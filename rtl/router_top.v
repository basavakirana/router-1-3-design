==> flow/design.v <==
module router_controller(clk,rstn,pkt_valid,parity_done,soft_rst_0,soft_rst_1,soft_rst_2,fifo_full,low_pkt_valid,fifo_empty_0,fifo_empty_1,fifo_empty_2,
din,busy,detect_addr,lfd_state,laf_state,full_state,write_enb_reg,rst_int_reg,ld_state);
input clk,rstn,pkt_valid,parity_done,fifo_full,low_pkt_valid;
input soft_rst_0,soft_rst_1,soft_rst_2;
input fifo_empty_0,fifo_empty_1,fifo_empty_2;
input [1:0]din;
output busy,detect_addr,lfd_state,laf_state,full_state,write_enb_reg,rst_int_reg,ld_state;
parameter decode_address=3'b000,load_first_data=3'b001,load_data=3'b010,fifo_full_state=3'b011,load_after_full=3'b100,load_parity=3'b101,check_parity_error=3'b110,wait_till_empty=3'b111;
reg[2:0]pre,next;
reg[2:0]addr;
always@(posedge clk)
begin
if(~rstn)
pre<=next;
else
if((soft_rst_0&&din==2'b00)||(soft_rst_0&&din==2'b01)||(soft_rst_2&&din==2'b10))
pre<=decode_address;
else
pre<=next;
end
always@(*)
begin
next=pre;
begin
case(pre)
decode_address: if((pkt_valid&&(din==0)&&fifo_empty_0)||(pkt_valid&&(din==1)&&fifo_empty_1)||(pkt_valid&&(din==2)&&fifo_empty_2))
                next=load_first_data;
                else if((pkt_valid&&(din==0)&& ~fifo_empty_0)||(pkt_valid&&(din==1)&& ~fifo_empty_1)||(pkt_valid&&(din==2)&& ~fifo_empty_2))
                next=wait_till_empty;
                else next=load_data;
load_first_data: next=load_data;
load_data:      if(fifo_full)
                next=fifo_full_state;
                else if (~fifo_full&& ~pkt_valid)
                next=load_parity;
                else next=load_data;
fifo_full_state: if(~fifo_full)
                next=load_after_full;
                 else next=fifo_full_state;
load_after_full: if(~parity_done&&low_pkt_valid)
                next=load_parity;
                 else if(~parity_done&& ~low_pkt_valid)
                next=load_data;
                 else next=decode_address;
load_parity: next=check_parity_error;
check_parity_error: if(fifo_full)
                   next=fifo_full_state;
                     else next=decode_address;
wait_till_empty: if((fifo_empty_0&&(addr==0))||(fifo_empty_1&&(addr==1))||(fifo_empty_2&&(addr==2)))
                        next=load_first_data;
                  else next=wait_till_empty;
default: next=decode_address;
endcase
end
end
always@(posedge clk)
begin
if(~rstn)
addr<=0;
else
if((soft_rst_0&&din==2'b00)||(soft_rst_1&&din==2'b01)||(soft_rst_2&&din==2'b10))
addr<=0;
else if(decode_address)
addr<=din;
end
assign detect_addr=(pre==decode_address)?1'b1:1'b0;
assign lfd_state=(pre==load_first_data)?1'b1:1'b0;
assign full_state=(pre==fifo_full_state)?1'b1:1'b0;
assign ld_state=(pre==load_data)?1'b1:1'b0;
assign laf_state=(pre==load_after_full)?1'b1:1'b0;
assign rst_int_reg=(pre==check_parity_error)?1'b1:1'b0;
assign write_enb_reg=((pre==load_data||pre==load_after_full||pre==load_parity))?1'b1:1'b0;
assign busy=((pre==load_first_data||pre==fifo_full_state||pre==load_after_full||pre==load_parity||pre==check_parity_error||pre==wait_till_empty))?1'b1:1'b0;
endmodule
module router_fifo(clk,rstn,soft_rst,we,re,din,lfd_state,data_out,empty,full);
parameter depth=16,width=9,addr_bus_width=5;
input clk,rstn,soft_rst,we,re,lfd_state;
input[width-2:0]din;
output reg[width-2:0]data_out;
output full,empty;
reg[addr_bus_width-1:0]wr_pt,rd_pt;
reg fifo_counter;
reg lfd_state_s;
reg[width-1:0]mem[depth-1:0];
integer i;
always@(posedge clk)
begin
        if(~rstn)
                lfd_state_s=1'b0;
        else
                lfd_state_s=lfd_state;
end
always@(posedge clk)
begin
        if(!rstn)
        begin
                for(i=0;i<16;i=i+1) begin
                        mem[i]<=0;
                end
        end
        else if(soft_rst)
        begin
                for(i=0;i<16;i=i+1) begin
                        mem[i]<=0;
                end
        end
        else
        begin
                if(we && !full)
                mem[wr_pt][8]<={lfd_state,din};
end
end
always@(posedge clk)
begin
        if(!rstn)
        begin
                fifo_counter<=0;
        end
        else if(soft_rst)
        begin
                fifo_counter<=0;
        end
        else if(re & ~empty)
        begin
                if(mem[rd_pt[3:0]][8]==1'b1)
                        fifo_counter<=mem[rd_pt[3:0]][7:2]+1'b1;
                else if(fifo_counter!=0)
                        fifo_counter<=fifo_counter-1'b1;
        end
end
always@(posedge clk)
begin
        if(!rstn)
                data_out<=8'b00000000;
        else if(soft_rst)
                data_out<=8'bZZZZZZZZ;
                else if(re && !empty)
                        data_out<=mem[rd_pt[3:0]];
end
always@(posedge clk)
begin
        if(!rstn)
        begin
                rd_pt<=5'b00000;
                wr_pt<=5'b00000;
        end
        else if(soft_rst)
        begin
                rd_pt<=5'b00000;
                wr_pt<=5'b00000;
        end
        else
        begin
                if(!full && we)
                        wr_pt<=wr_pt+1;
                else
                        wr_pt<=wr_pt;
                if(!empty && re)
                        rd_pt<=rd_pt+1;
                else
                        rd_pt<=rd_pt;
        end
end
assign full=(wr_pt=={~rd_pt[4],rd_pt[3:0]})?1'b1:1'b0;
assign empty=(wr_pt==rd_pt)?1'b1:1'b0;
endmodule
module router_register(clk,rstn,pkt_valid,fifo_full,rst_int_reg,detect_addr,ld_state,laf_state,full_state,lfd_state,din,parity_done,low_pkt_valid,error,dout);
input clk,rstn,pkt_valid,fifo_full,rst_int_reg,detect_addr,ld_state,laf_state,full_state,lfd_state;
input[7:0]din;
output reg parity_done,low_pkt_valid,error;
output reg [7:0]dout;
reg [7:0]header_byte,fifo_full_state_byte,internal_parity,pkt_parity;
always@(posedge clk)
begin
if(~rstn)
parity_done<=0;
else
begin
if(ld_state&& ~pkt_valid&& ~fifo_full)
parity_done<=1'b1;
else if(laf_state&&low_pkt_valid&& ~parity_done)
parity_done<=1'b1;
else
begin
if(detect_addr)
parity_done<=0;
end
end
end
always@(posedge clk)
begin
if(~rstn)
dout<=0;
else if(lfd_state)
dout<=header_byte;
else if(ld_state&& ~fifo_full)
dout<=din;
else if(laf_state)
dout<=fifo_full_state_byte;
else
dout<=dout;
end
always@(posedge clk)
begin
if(~rstn)
{header_byte,fifo_full_state_byte}<=0;
else
begin
if(pkt_valid&&detect_addr)
header_byte<=din;
else if(ld_state&&fifo_full)
fifo_full_state_byte<=din;
end
end
always@(posedge clk)
begin
if(~rstn)
low_pkt_valid<=1'b0;
else if(rst_int_reg)
low_pkt_valid<=1'b0;
else
begin
        if(~pkt_valid && ld_state)
low_pkt_valid<=1'b1;
end
end
always@(posedge clk)
begin
if(~rstn)
pkt_parity<=0;
else if((ld_state&& ~pkt_valid&& ~fifo_full)||(laf_state&&low_pkt_valid&& ~parity_done))
pkt_parity<=din;
else if(~pkt_valid&&rst_int_reg)
pkt_parity<=0;
else
begin
if(detect_addr)
pkt_parity<=0;
end
end
always@(posedge clk)
begin
if(~rstn)
internal_parity<=8'b0;
else if(detect_addr)
internal_parity<=8'b0;
else if (lfd_state)
internal_parity<=header_byte;
else if(ld_state&&pkt_valid&& ~full_state)
internal_parity<=internal_parity^din;
else if(~pkt_valid&&rst_int_reg)
internal_parity<=0;
end
always@(posedge clk)
begin
if(~rstn)
error<=0;
else
begin
if(parity_done==1'b1 && (internal_parity!=pkt_parity))
error<=1'b1;
else
error<=0;
end
end
endmodule
module router_synchronizer(detect_addr,write_enb_reg,clk,rstn,din,re_0,re_1,re_2,empty_0,empty_1,empty_2,full_0,full_1,full_2,fifo_full,we,soft_rst_0,soft_rst_1,soft_rst_2,valid_out_0,valid_out_1,valid_out_2);
input detect_addr,write_enb_reg,clk,rstn;
input[1:0]din;
input re_0,re_1,re_2;
input empty_0,empty_1,empty_2;
input full_0,full_1,full_2;
output reg fifo_full;
output reg[2:0]we;
output reg soft_rst_0,soft_rst_1,soft_rst_2;
output valid_out_0,valid_out_1,valid_out_2;
reg [4:0]timer_0,timer_1,timer_2;
reg [1:0]int_addr_reg;
wire w1=(timer_0==5'd29)?1'b1:1'b0;
wire w2=(timer_1==5'd29)?1'b1:1'b0;
wire w3=(timer_2==5'd29)?1'b1:1'b0;
always@(posedge clk)
begin
        if(~(rstn))
begin
                timer_0<=0;
        soft_rst_0<=0;
end
else if(valid_out_0)
begin
        if(!re_0)
        begin
                if(w1)
                begin
                        soft_rst_0<=1;
                        timer_0<=0;
                end
                else
                begin
                        soft_rst_0<=0;
                        timer_0<=timer_0+1'b1;
                end
        end
end
end
always@(posedge clk)
begin
        if(~(rstn))
begin
                timer_1<=0;
        soft_rst_1<=0;
end
else if(valid_out_1)
begin
        if(!re_1)
        begin
                if(w2)
                begin
                        soft_rst_1<=1;
                        timer_1<=0;
                end
                else
                begin
                        soft_rst_1<=0;
                        timer_1<=timer_1+1'b1;
                end
        end
end
end
always@(posedge clk)
begin
        if(~(rstn))
begin
                timer_2<=0;
        soft_rst_2<=0;
end
else if(valid_out_2)
begin
        if(!re_2)
        begin
                if(w3)
                begin
                        soft_rst_2<=1;
                        timer_2<=0;
                end
                else
                begin
                        soft_rst_2<=0;
                        timer_2<=timer_2+1'b1;
                end
        end
end
end
always@(posedge clk)
begin
        if(~rstn)
                int_addr_reg<=0;
        else if(detect_addr)
                int_addr_reg<=din;
end
always@(*)
begin
        we=3'b000;
        if(write_enb_reg)
        begin
                case(int_addr_reg)
                        2'b00:we=3'b001;
                        2'b01:we=3'b010;
                        2'b10:we=3'b100;
                        default:we=3'b000;
                endcase
        end
end
always@(*)
begin
        case(int_addr_reg)
                2'b00:fifo_full=full_0;
                2'b01:fifo_full=full_1;
                2'b10:fifo_full=full_2;
                default:fifo_full=0;
        endcase
end
assign valid_out_0=~empty_0;
assign valid_out_1=~empty_1;
assign valid_out_2=~empty_2;
endmodule
module router_top(clk,rstn,pkt_valid,re_0,re_1,re_2,din,data_out_0,data_out_1,data_out_2,valid_out_0,valid_out_1,valid_out_2,error,busy);
input clk,rstn,pkt_valid;
input re_0,re_1,re_2;
input[7:0]din;
output error,busy;
output[7:0]data_out_0;
output[7:0]data_out_1;
output[7:0]data_out_2;
output valid_out_0,valid_out_1,valid_out_2;
wire[2:0] re;
wire[2:0] we;
wire [2:0]soft_rst;
wire [2:0]empty;
wire [2:0]full;
wire lfd_state;
wire lfd_state_s=lfd_state;
wire [7:0]dout;
wire[7:0]data_out_temp[2:0];
genvar i;
generate
for(i=0;i<3;i=i+1)
begin :fifo
router_fifo f1(.clk(clk),.rstn(rstn),.we(we[i]),.soft_rst(soft_rst[i]),.re(re[i]),. din(dout),.lfd_state(lfd_state_s),.empty(empty[i]),.full(full[i]),.data_out(data_out_temp[i]));
end
endgenerate
router_synchronizer s1(.clk(clk),.rstn(rstn),.din(din[1:0]),.write_enb_reg(write_enb_reg),.detect_addr(detect_addr),.valid_out_0(valid_out_0),.valid_out_1(valid_out_1),.valid_out_2(valid_out_2)
        ,.re_0(re[0]),.re_1(re[1]),.re_2(re[2]),.full_0(full[0]),.full_1(full[1]),.full_2(full[2]),.soft_rst_0(soft_rst[0]),.soft_rst_1(soft_rst[1]),.soft_rst_2(soft_rst[2])
        ,.empty_0(empty[0]),.empty_1(empty[1]),.empty_2(empty[2]),.fifo_full(fifo_full),.we(we));
router_controller c1(.clk(clk),.rstn(rstn),.pkt_valid(pkt_valid),.busy(busy),.parity_done(parity_done),.din(din[1:0]),.soft_rst_0(soft_rst[0]),.soft_rst_1(soft_rst[1]),.soft_rst_2(soft_rst[2])
        ,.fifo_full(fifo_full),.fifo_empty_0(empty[0]),.fifo_empty_1(empty[1]),.fifo_empty_2(empty[2]),.detect_addr(detect_addr),.ld_state(ld_state),.low_pkt_valid(low_pkt_valid)
        ,.laf_state(laf_state),.full_state(full_state),.write_enb_reg(write_enb_reg),.rst_int_reg(rst_int_reg),.lfd_state(lfd_state));
router_register r1(.clk(clk),.rstn(rstn),.pkt_valid(pkt_valid),.din(din),.fifo_full(fifo_full),.rst_int_reg(rst_int_reg),.detect_addr(detect_addr),.ld_state(ld_state),.laf_state(laf_state)
        ,.full_state(full_state),.lfd_state(lfd_state),.parity_done(parity_done),.low_pkt_valid(low_pkt_valid),.error(error),.dout(dout));
assign re[0]=re_0;
assign re[1]=re_1;
assign re[2]=re_2;
assign data_out_0=data_out_temp[0];
assign data_out_1=data_out_temp[1];
assign data_out_2=data_out_temp[2];
endmodule
### Tool chain data of router_top

Tool output for the design above, in the order of the flow.
Lines are those of the file above, counted from 1.
Operators: Yosys type, input widths -> output width; for muxes data width and select width s.
Cell names lack the library's common part.
The mark n/a stands for no value.

* top module: router_top
* clock input: clk
* standard-cell library: sky130hd
* timing corner: tt_025C_1v80

### Word-level counts

Counts by Yosys on the flattened word-level netlist (proc, flatten, opt, wreduce). Print and check cells are left out. Cells with the same type and inputs are merged into one.

* word-level cells: 190
* register bits after elaboration: 104
* output and inout bits: 29
* input port bits: 14

* bitwise gates (word level): 16
* muxes and demuxes: 54
* $add $sub $neg: 9
* equality and inequality tests: 21
* reductions and logical operators: 67

Operator list (number)
* $mux 8: 12
* $add 5x1->5 const B: 9
* $logic_and 1x1->1: 30
* $eq 5x5->1: 6
* $mux 3: 10
* $pmux 3 s8: 1
* $mux 1: 24
* $not 1->1: 15
* $eq 5x5->1 const B: 3
* $mux 5: 3
* $logic_or 1x1->1: 14
* $eq 3x3->1 const B: 4
* $reduce_or 2->1: 5
* $reduce_bool 3->1: 3
* $pmux 3 s3: 1
* $ne 8x8->1: 1
* $xor 8x8->8: 1
* $logic_not 1->1: 6
* $reduce_and 2->1: 3
* $reduce_bool 2->1: 3
* $eq 3x2->1 const B: 2
* $eq 2x1->1 const B: 2
* $eq 2x2->1 const B: 2
* $logic_not 2->1: 2
* $mux 2: 2
* $eq 3x1->1 const B: 1
* $logic_not 3->1: 1
* $pmux 1 s3: 1

### Longest topological paths

Longest topological path by Yosys (ltp), each cell counted once; first at word level (registers and memories cut), then after technology mapping (sequential cells cut; the memories' decode and read muxes count).

* word-level depth: 11
* ABC_AREA: 0
* gate-level depth with buffers: 8
* mapped depth without buffers: 7

### After synthesis

Source: synth_stat.txt of the flow (Yosys; design flattened, memories mapped). It holds for the ABC_AREA given above (unset counts as 0); a run with the other value may have another netlist.

Cells by type (number)
* dfxtp_1: 85
* xor2_1: 43
* nor2_1: 53
* buf_4: 24
* nand2_1: 47
* ha_1: 12
* a21oi_1: 20
* o21ai_0: 20
* xnor2_1: 10
* nand3_1: 16
* nand4_1: 12
* a221oi_1: 8
* a22o_1: 8
* a21boi_0: 9
* nor3b_1: 8
* mux2i_1: 5
* or3_1: 8
* inv_1: 11

Other cell types: 31; their cells: 67.

* buffers: 36
* mapped flip-flops: 85
* cells in the netlist: 466
* chip area (Yosys): 4144.0 um^2

By module: a second synthesis without flattening, with its own total; a netlist apart from the flattened one above.

* cells (unflattened synthesis): 632
* area total of the unflattened synthesis: 5531.6 um^2

Each row is one instance without its submodules.

Modules
* router_fifo: cells 80, times used 3, area 691.9 um^2
* router_register: cells 231, times used 1, area 2016.9 um^2
* router_synchronizer: cells 120, times used 1, area 1058.5 um^2
* router_controller: cells 41, times used 1, area 380.4 um^2
* router_top: cells 0, times used 1, area 0.0 um^2

### Worst setup path after synthesis

Source: OpenSTA report_checks on the synthesized netlist (no wires, ideal clock, input and output delay 20% of the period each), path of least setup slack; recovery checks are left aside. Register names are those of the netlist, which keeps one name where synthesis merged equal registers.

* path kind: reg2reg
* start point: register fifo[0].f1.rd_pt[0]
* end point: register r1.pkt_parity[0]
* clock period: 2.87 ns
* data required time: 2.753 ns
* stages: 8
* arrival: 1.839 ns
* path slack: 0.914 ns
* path delay: 1.956 ns
* setup time: 0.117 ns
* synthesis period reached: 1.956 ns

"path delay" = arrival - input delay + setup time.
"stages" counts driving pins, that of a launching flip-flop among them; a cell with two outputs on the path counts twice.
"synthesis period reached" is the clock period less the worst setup slack; recovery checks do not enter. This is arithmetic on one report: input and output delays are still those of the set period (20% each).
Between the ends stands the longest chain of elaborated cells between them, by number of cells; it is not shown to be the way that was timed. Of several equally long chains one is given.
Each line given opens the expression or statement behind the cell; cells for indexed reads and writes are added by Yosys, which also makes memories of some case tables.
At most two assigning lines are given for a register; there are more.

* cells stage by stage: dfxtp_1 > xor2_1 > nor4_4 > nor4b_1 > or4b_4 > and3_4 > buf_6 > a22o_1
* length of the longest elaborated chain: 7
* elaborated cells on any way between the ends: 8
* classes of those cells: eq/ne (1); mux (3); logic (1); reduce/logical (3)

Ends and longest elaborated chain, post-synthesis
* start, declared: RTL line 81 `reg[addr_bus_width-1:0]wr_pt,rd_pt;`
* start, assigned: RTL line 159 `rd_pt<=rd_pt+1;`
* start, assigned: RTL line 161 `rd_pt<=rd_pt;`
* $eq 5x5->1: RTL line 164 `assign full=(wr_pt=={~rd_pt[4],rd_pt[3:0]})?1'b1:1'b0;`
* $mux 1: RTL line 164
* $pmux 1 s3: RTL line 376 `case(int_addr_reg)`
* $not 1->1: RTL line 231 `else if((ld_state&& ~pkt_valid&& ~fifo_full)||(laf_state&&low_pkt_valid&& ~parity_done))`
* $logic_and 1x1->1: RTL line 231
* $logic_or 1x1->1: RTL line 231
* $mux 8: RTL line 231
* end, assigned: RTL line 230 `pkt_parity<=0;`
* end, assigned: RTL line 232 `pkt_parity<=din;`
* end, declared: RTL line 172 `reg [7:0]header_byte,fifo_full_state_byte,internal_parity,pkt_parity;`

### Timing after layout

From the final timing report of run 1: the path of least setup slack in the routed layout; clock arrival at registers is part of the times.

* path kind: reg2reg
* start point: register fifo[1].f1.wr_pt[0]
* end point: register r1.pkt_parity[3]
* path slack: -0.58 ns
* clock period: 1.43 ns
* setup time: 0.11 ns
* arrival: 2.25 ns
* stages: 8
* data required time: 1.67 ns

Between the ends stands the longest chain of elaborated cells between them, by number of cells; it is not shown to be the way that was timed. Of several equally long chains one is given.
At most two assigning lines are given for a register; there are more.

* cells stage by stage: dfxtp_4 > xor2_2 > nor4_4 > buf_4 > nor3b_4 > or4b_4 > and3_4 > a22o_1
* length of the longest elaborated chain: 7
* elaborated cells on any way between the ends: 8
* classes of those cells: eq/ne (1); mux (3); logic (1); reduce/logical (3)

Ends and longest elaborated chain, post-layout
* start, declared: RTL line 81 `reg[addr_bus_width-1:0]wr_pt,rd_pt;`
* start, assigned: RTL line 155 `wr_pt<=wr_pt+1;`
* start, assigned: RTL line 157 `wr_pt<=wr_pt;`
* $eq 5x5->1: RTL line 164 `assign full=(wr_pt=={~rd_pt[4],rd_pt[3:0]})?1'b1:1'b0;`
* $mux 1: RTL line 164
* $pmux 1 s3: RTL line 376 `case(int_addr_reg)`
* $not 1->1: RTL line 231 `else if((ld_state&& ~pkt_valid&& ~fifo_full)||(laf_state&&low_pkt_valid&& ~parity_done))`
* $logic_and 1x1->1: RTL line 231
* $logic_or 1x1->1: RTL line 231
* $mux 8: RTL line 231
* end, assigned: RTL line 230 `pkt_parity<=0;`
* end, assigned: RTL line 232 `pkt_parity<=din;`
* end, declared: RTL line 172 `reg [7:0]header_byte,fifo_full_state_byte,internal_parity,pkt_parity;`

Subject: flow runs of router_top

Hi,

Module router_top, platform sky130hd: 2 stored runs of the flow (Yosys, OpenROAD) with differing settings, in no particular order. Input and output delays are each 20% of the period that was set; the output load is 0.01 pF.
"clock period achieved": clock period set for the run, less the worst setup slack. It is reckoned from that one timing run; input and output delays stay at 20% of the period that was set.
"time of the worst setup path": the worst setup path's part of the clock period (all of it between registers, 20% less for each end at a port) less its slack. A launch clock that arrives late makes it longer, a capture clock that arrives late makes it shorter.
"power consumption": no workload was simulated; the value follows from the tool's default switching activity.

### Run 1

==> flow/run.sh <==
#!/bin/bash
# the make line also repeats the synthesis and layout settings of config.mk as NAME=value (left out here)
make -C /OpenROAD-flow-scripts/flow DESIGN_CONFIG=/design/flow/config.mk WORK_HOME=/design/flow/orfs CLKGATE_MAP_FILE= finish
==> flow/config.mk <==
export PLATFORM = sky130hd
export DESIGN_NAME = router_top
export DESIGN_NICKNAME = router_top
export VERILOG_FILES = /design/flow/design.v
export SDC_FILE = /design/flow/constraint.sdc
export NUM_CORES = 4
export LEC_CHECK = 0
export CAP_MARGIN = 40
export CELL_PAD_IN_SITES_GLOBAL_PLACEMENT = 1
export CORE_ASPECT_RATIO = 1.39
export CORE_MARGIN = 6
export CORE_UTILIZATION = 26
export CTS_CLUSTER_DIAMETER = 96
export HOLD_SLACK_MARGIN = 0.02
export PLACE_DENSITY_LB_ADDON = 0.11
export SETUP_SLACK_MARGIN = -0.13
export SLEW_MARGIN = 20
export TNS_END_PERCENT = 85
==> flow/constraint.sdc <==
create_clock -name core_clock -period 1.43 [get_ports {clk}]
set_input_delay 0.2860 -clock core_clock [delete_from_list [all_inputs] [get_ports {clk}]]
set_output_delay 0.2860 -clock core_clock [all_outputs]
set_load 0.01 [all_outputs]

Results of run 1:
- Power consumption: 7.282 mW
- Area of the synthesized netlist: 4144.0 um^2
- Total negative slack on setup checks: -19.238 ns
- Lowest setup slack: -0.582 ns
- Clock period achieved: 2.012 ns
- Standard-cell area of the final layout: 6059.6 um^2
- Total die area: 19153.4 um^2
- Time of the worst setup path: 2.01 ns
- Critical path kind: reg2reg
- Final worst hold slack: 0.373 ns
- Utilization: 39.6 %

### Run 2

==> flow/run.sh <==
#!/bin/bash
# the make line also repeats the synthesis and layout settings of config.mk as NAME=value (left out here)
make -C /OpenROAD-flow-scripts/flow DESIGN_CONFIG=/design/flow/config.mk WORK_HOME=/design/flow/orfs CLKGATE_MAP_FILE= finish
==> flow/config.mk <==
export PLATFORM = sky130hd
export DESIGN_NAME = router_top
export DESIGN_NICKNAME = router_top
export VERILOG_FILES = /design/flow/design.v
export SDC_FILE = /design/flow/constraint.sdc
export NUM_CORES = 4
export LEC_CHECK = 0
export ABC_AREA = 1
export CAP_MARGIN = 20
export CORE_ASPECT_RATIO = 0.86
export CORE_MARGIN = 5
export CORE_UTILIZATION = 62
export CTS_CLUSTER_DIAMETER = 127
export CTS_CLUSTER_SIZE = 68
export GPL_ROUTABILITY_DRIVEN = 1
export MAX_ROUTING_LAYER = met4
export SETUP_SLACK_MARGIN = 0.16
export SLEW_MARGIN = 20
export TNS_END_PERCENT = 40
==> flow/constraint.sdc <==
create_clock -name core_clock -period 1.33 [get_ports {clk}]
set_input_delay 0.2660 -clock core_clock [delete_from_list [all_inputs] [get_ports {clk}]]
set_output_delay 0.2660 -clock core_clock [all_outputs]
set_load 0.01 [all_outputs]

Results of run 2:
- Power consumption: 11.478 mW
- Area of the synthesized netlist: 4703.3 um^2
- Total negative slack on setup checks: -14.815 ns
- Lowest setup slack: -0.434 ns
- Clock period achieved: 1.764 ns
- Standard-cell area of the final layout: 6705.2 um^2
- Total die area: 9432.8 um^2
- Time of the worst setup path: 1.76 ns
- Critical path kind: reg2reg
- Final worst hold slack: 0.455 ns
- Utilization: 90.6 %

Regards
